==> flow/design.v <==
`default_nettype none
module debug_regs (    
    input wb_clk_i,
    input wb_rst_i,
    input wbs_stb_i,
    input wbs_cyc_i,
    input wbs_we_i,
    input [3:0] wbs_sel_i,
    input [31:0] wbs_dat_i,
    input [31:0] wbs_adr_i,
    output reg wbs_ack_o,
    output reg [31:0] wbs_dat_o);
    reg [31:0] debug_reg_1;
    reg [31:0] debug_reg_2;
    always @(posedge wb_clk_i or posedge wb_rst_i) begin
        if (wb_rst_i) begin
            debug_reg_1 <=0;
            debug_reg_2 <=0;
            wbs_dat_o   <=0;
            wbs_ack_o   <=0;
        end else if (wbs_cyc_i && wbs_stb_i && wbs_we_i && !wbs_ack_o && (wbs_adr_i[3:0]==4'hC||wbs_adr_i[3:0]==4'h8))begin  
            debug_reg_1[7:0]    <= ((wbs_adr_i[3:0]==4'h8) && wbs_sel_i[0])?  wbs_dat_i[7:0]   :debug_reg_1[7:0];
            debug_reg_1[15:8]   <= ((wbs_adr_i[3:0]==4'h8) && wbs_sel_i[1])?  wbs_dat_i[15:8]  :debug_reg_1[15:8];
            debug_reg_1[23:16]  <= ((wbs_adr_i[3:0]==4'h8) && wbs_sel_i[2])?  wbs_dat_i[23:16] :debug_reg_1[23:16];
            debug_reg_1[31:24]  <= ((wbs_adr_i[3:0]==4'h8) && wbs_sel_i[3])?  wbs_dat_i[31:24] :debug_reg_1[31:24];
            debug_reg_2[7:0]    <= ((wbs_adr_i[3:0]==4'hC) && wbs_sel_i[0])?  wbs_dat_i[7:0]   :debug_reg_2[7:0];
            debug_reg_2[15:8]   <= ((wbs_adr_i[3:0]==4'hC) && wbs_sel_i[1])?  wbs_dat_i[15:8]  :debug_reg_2[15:8];
            debug_reg_2[23:16]  <= ((wbs_adr_i[3:0]==4'hC) && wbs_sel_i[2])?  wbs_dat_i[23:16] :debug_reg_2[23:16];
            debug_reg_2[31:24]  <= ((wbs_adr_i[3:0]==4'hC) && wbs_sel_i[3])?  wbs_dat_i[31:24] :debug_reg_2[31:24];
            wbs_ack_o <= 1;
        end else if (wbs_cyc_i && wbs_stb_i && !wbs_we_i && !wbs_ack_o && (wbs_adr_i[3:0]==4'hC||wbs_adr_i[3:0]==4'h8)) begin  
            wbs_dat_o <= ((wbs_adr_i[3:0]==4'hC)) ? debug_reg_2 : debug_reg_1; 
            wbs_ack_o <= 1;
        end else begin 
            wbs_ack_o <= 0;
            wbs_dat_o <= 0;
        end
    end
endmodule
`default_nettype wire
-- Step by step through the tools: debug_regs
What the tools print for debug_regs, step after step.
Line numbers count from 1 in the design file above.
Operators carry their Yosys type and port widths (W data, S select, Z words).
Library cell names are shortened.
Not given: n/a
- design top: debug_regs
- clock input: wb_clk_i
- standard-cell library: sky130hd
- timing corner: tt_025C_1v80

-- After elaboration
Yosys after proc, flatten, opt, wreduce and memory -nomap, before mapping. Enables and synchronous resets that opt folds into registers are not counted as muxes. Memory bits, and registers merged into a memory's read port (data or address), are not among the register bits. Print and check cells are not counted. Equal cells are merged and count once.
- noted eq/ne operators: 2
- mux-type cells: 4
- noted reductions and logical operators: 26
- operators by type and width (kind ; number):
    $mux W32 ; 2
    $reduce_and A2 Y1 ; 8
    $logic_and A1 B1 Y1 ; 15
    $eq A4 B4 Y1 const B ; 2
    $logic_not A1 Y1 ; 2
    $mux W1 ; 2
    $logic_or A1 B1 Y1 ; 1
- bits in registers: 97
- noted input port bits: 73
- output and inout port bits: 33

-- Depth
Depth = most cells in a row (Yosys ltp): at word level without a register or memory, in the mapped netlist without a sequential cell, where the memories' decode and read muxes count.
- depth in word-level cells: 6
- noted ABC_AREA: 0
- noted gate-level depth with buffers: 5
- depth with buffers taken out: 3

-- Netlist
Source: synth_stat.txt of the flow (Yosys; design flattened, memories mapped). It holds for the ABC_AREA given above (unset counts as 0); a run with the other value may have another netlist.
Totals and module areas in this step are rounded.
- standard cells after synthesis: 287
- noted mapped area: 4300 sq um
- noted area of sequential cells: 2400 sq um
- noted mapped flip-flops: 97
- cells by type (cell ; number ; area in all (sq um)):
    dfrtp_1 ; 97 ; 2.43E+03
    mux2_2 ; 87 ; 979.69
    mux2i_1 ; 32 ; 320.307
    nand4_4 ; 8 ; 170.163
    nor2_1 ; 32 ; 120.115
    mux2_4 ; 4 ; 60.058
    mux2_1 ; 5 ; 56.304
    buf_2 ; 9 ; 45.043
    buf_4 ; 5 ; 37.536
    buf_12 ; 1 ; 20.019
    and4bb_2 ; 1 ; 12.512
    nor2b_1 ; 2 ; 12.512
    inv_1 ; 2 ; 7.507
    and2_1 ; 1 ; 6.256
    nand2_1 ; 1 ; 3.754

-- Path before layout
Source: OpenSTA report_checks on the synthesized netlist (no wires, ideal clock, input and output delay 20% of the period each), path of least setup slack; recovery checks are left aside. Register names are those of the netlist, which keeps one name where synthesis merged equal registers.
- kind: input to register
- start: input port wbs_adr_i[0]
- end: register debug_reg_2[25]
- period at 3270 ps
- setup time: 125 ps
- noted launch time at the first pin: 654 ps
- data arrival time: 1612 ps
- required time at 3145 ps
- noted slack: 1533 ps
- delay of the path at 1083 ps
- stages on the path: 4
- noted path buffers: 1
- synthesis period reached: 1737 ps
"delay of the path" is the arrival time less input delay plus setup time.
"stages on the path": output pins that drive a net of the path, with the launching flip-flop's if there is one; two outputs of one cell count as two.
"synthesis period reached" is the clock period less the worst setup slack; recovery checks do not enter. This is arithmetic on one report: input and output delays are still those of the set period (20% each).
The rows between start and end are the longest chain of elaborated cells between them; the timing report does not say that the signal goes this way. Where chains are equally long, one stands for them.
Each line given opens the expression or statement behind the cell; cells for indexed reads and writes are added by Yosys, which also makes memories of some case tables.
- cells stage by stage: and4bb_2 -> buf_12 -> nand4_4 -> mux2_4
- cells in the longest elaborated chain: 4
- elaborated cells between the ends (all ways) at 6
- classes of those cells: eq/ne (2); reduce/logical (4)
- RTL lines, path after synthesis (item ; RTL line ; RTL):
    start: declaration ; 10 ; input [31:0] wbs_adr_i,
    $eq A4 B4 Y1 ; 21 ; end else if (wbs_cyc_i && wbs_stb_i && wbs_we_i && !wbs_ack_o && (wbs_adr_i[3:0]==4'hC||wbs_adr_i[3:0]==4'h8)) ...
    $logic_or A1 B1 Y1 ; 21 ;
    $logic_and A1 B1 Y1 ; 21 ;
    $reduce_and A2 Y1 ; n/a ;
    end: assignment ; 18 ; debug_reg_2 <=0;
    end: assignment ; 29 ; debug_reg_2[31:24]  <= ((wbs_adr_i[3:0]==4'hC) && wbs_sel_i[3])?  wbs_dat_i[31:24] :debug_reg_2[31:24];
    end: declaration ; 14 ; reg [31:0] debug_reg_2;

-- Path in the finished layout
From the final timing report of run 1: the path of least setup slack in the routed layout; clock arrival at registers is part of the times.
The report prints the path's times to 10 ps; the period is as set.
- kind: register to register
- start: register wbs_ack_o
- end: register debug_reg_2[28]
- period at 1090 ps
- setup time: 110 ps
- noted launch time at the first pin: 340 ps
- data arrival time: 1630 ps
- required time at 1330 ps
- noted slack: -300 ps
- stages on the path: 5
- noted path buffers: 1
The rows between start and end are the longest chain of elaborated cells between them; the timing report does not say that the signal goes this way. Where chains are equally long, one stands for them.
At most two assigning lines are given for a register; there are more.
- cells stage by stage: dfrtp_1 -> nor2b_4 -> buf_12 -> nand4_4 -> mux2_4
- cells in the longest elaborated chain: 4
- elaborated cells between the ends (all ways) at 4
- classes of those cells: reduce/logical (4)
- RTL lines, path post-layout (item ; RTL line ; RTL):
    start: declaration ; 11 ; output reg wbs_ack_o,
    start: assignment ; 20 ; wbs_ack_o   <=0;
    start: assignment ; 30 ; wbs_ack_o <= 1;
    $logic_not A1 Y1 ; 21 ; end else if (wbs_cyc_i && wbs_stb_i && wbs_we_i && !wbs_ack_o && (wbs_adr_i[3:0]==4'hC||wbs_adr_i[3:0]==4'h8)) ...
    $logic_and A1 B1 Y1 (2 in a row) ; 21 ;
    $reduce_and A2 Y1 ; n/a ;
    end: assignment ; 18 ; debug_reg_2 <=0;
    end: assignment ; 29 ; debug_reg_2[31:24]  <= ((wbs_adr_i[3:0]==4'hC) && wbs_sel_i[3])?  wbs_dat_i[31:24] :debug_reg_2[31:24];
    end: declaration ; 14 ; reg [31:0] debug_reg_2;

Subject: debug_regs on sky130hd, stored results

Hello all,

debug_regs through Yosys and OpenROAD on sky130hd: 2 stored runs, unordered, with their settings and measured results. The constraints put input and output delay at 20% of the set period each and load the outputs with 0.01 pF.
"achieved clock period" = clock period - worst setup slack. The figure is calculated, with input and output delays left at 20% of the set period.
"allowed time less slack (worst setup path)" = time allowed to the worst setup path (clock period - input delay - output delay, where it has them) - its slack; a late launch clock adds to it, a late capture clock takes from it.
By "power consumption" is meant OpenSTA's value without simulated activity: inputs other than the clock are taken to toggle once in ten clock periods, and the tool carries that through the logic.
"allowed time less slack (worst setup path)" is known to 10 ps.
Values from the reports are rounded here.

Run 1
Settings were period_ns = 1.09; CAP_MARGIN = 20; CORE_MARGIN = 2; CORE_UTILIZATION = 40; SLEW_MARGIN = 20
- noted the synthesized cell area: 4300 sq um
- overall die area at 12000 sq um
- standard-cell area of the final layout: 5700 sq um
- utilization after routing: 55%
- worst setup slack after layout at -300 ps
- summed negative setup slack at -22000 ps
- power consumption: 7400 µW
- noted the achieved clock period: 1391 ps
- noted the allowed time less slack (worst setup path): 1390 ps
- worst path kind: register to register

Run 2
Settings were period_ns = 1.09; CORE_UTILIZATION = 69; SETUP_SLACK_MARGIN = 0.24; PLACE_DENSITY_LB_ADDON = 0.22; HOLD_SLACK_MARGIN = 0.05; CORE_MARGIN = 9; CELL_PAD_IN_SITES_GLOBAL_PLACEMENT = 0; CELL_PAD_IN_SITES_DETAIL_PLACEMENT = 1; TNS_END_PERCENT = 100; SLEW_MARGIN = 30; CAP_MARGIN = 20
- unfinished; error DPL-0033 in placement

Thanks
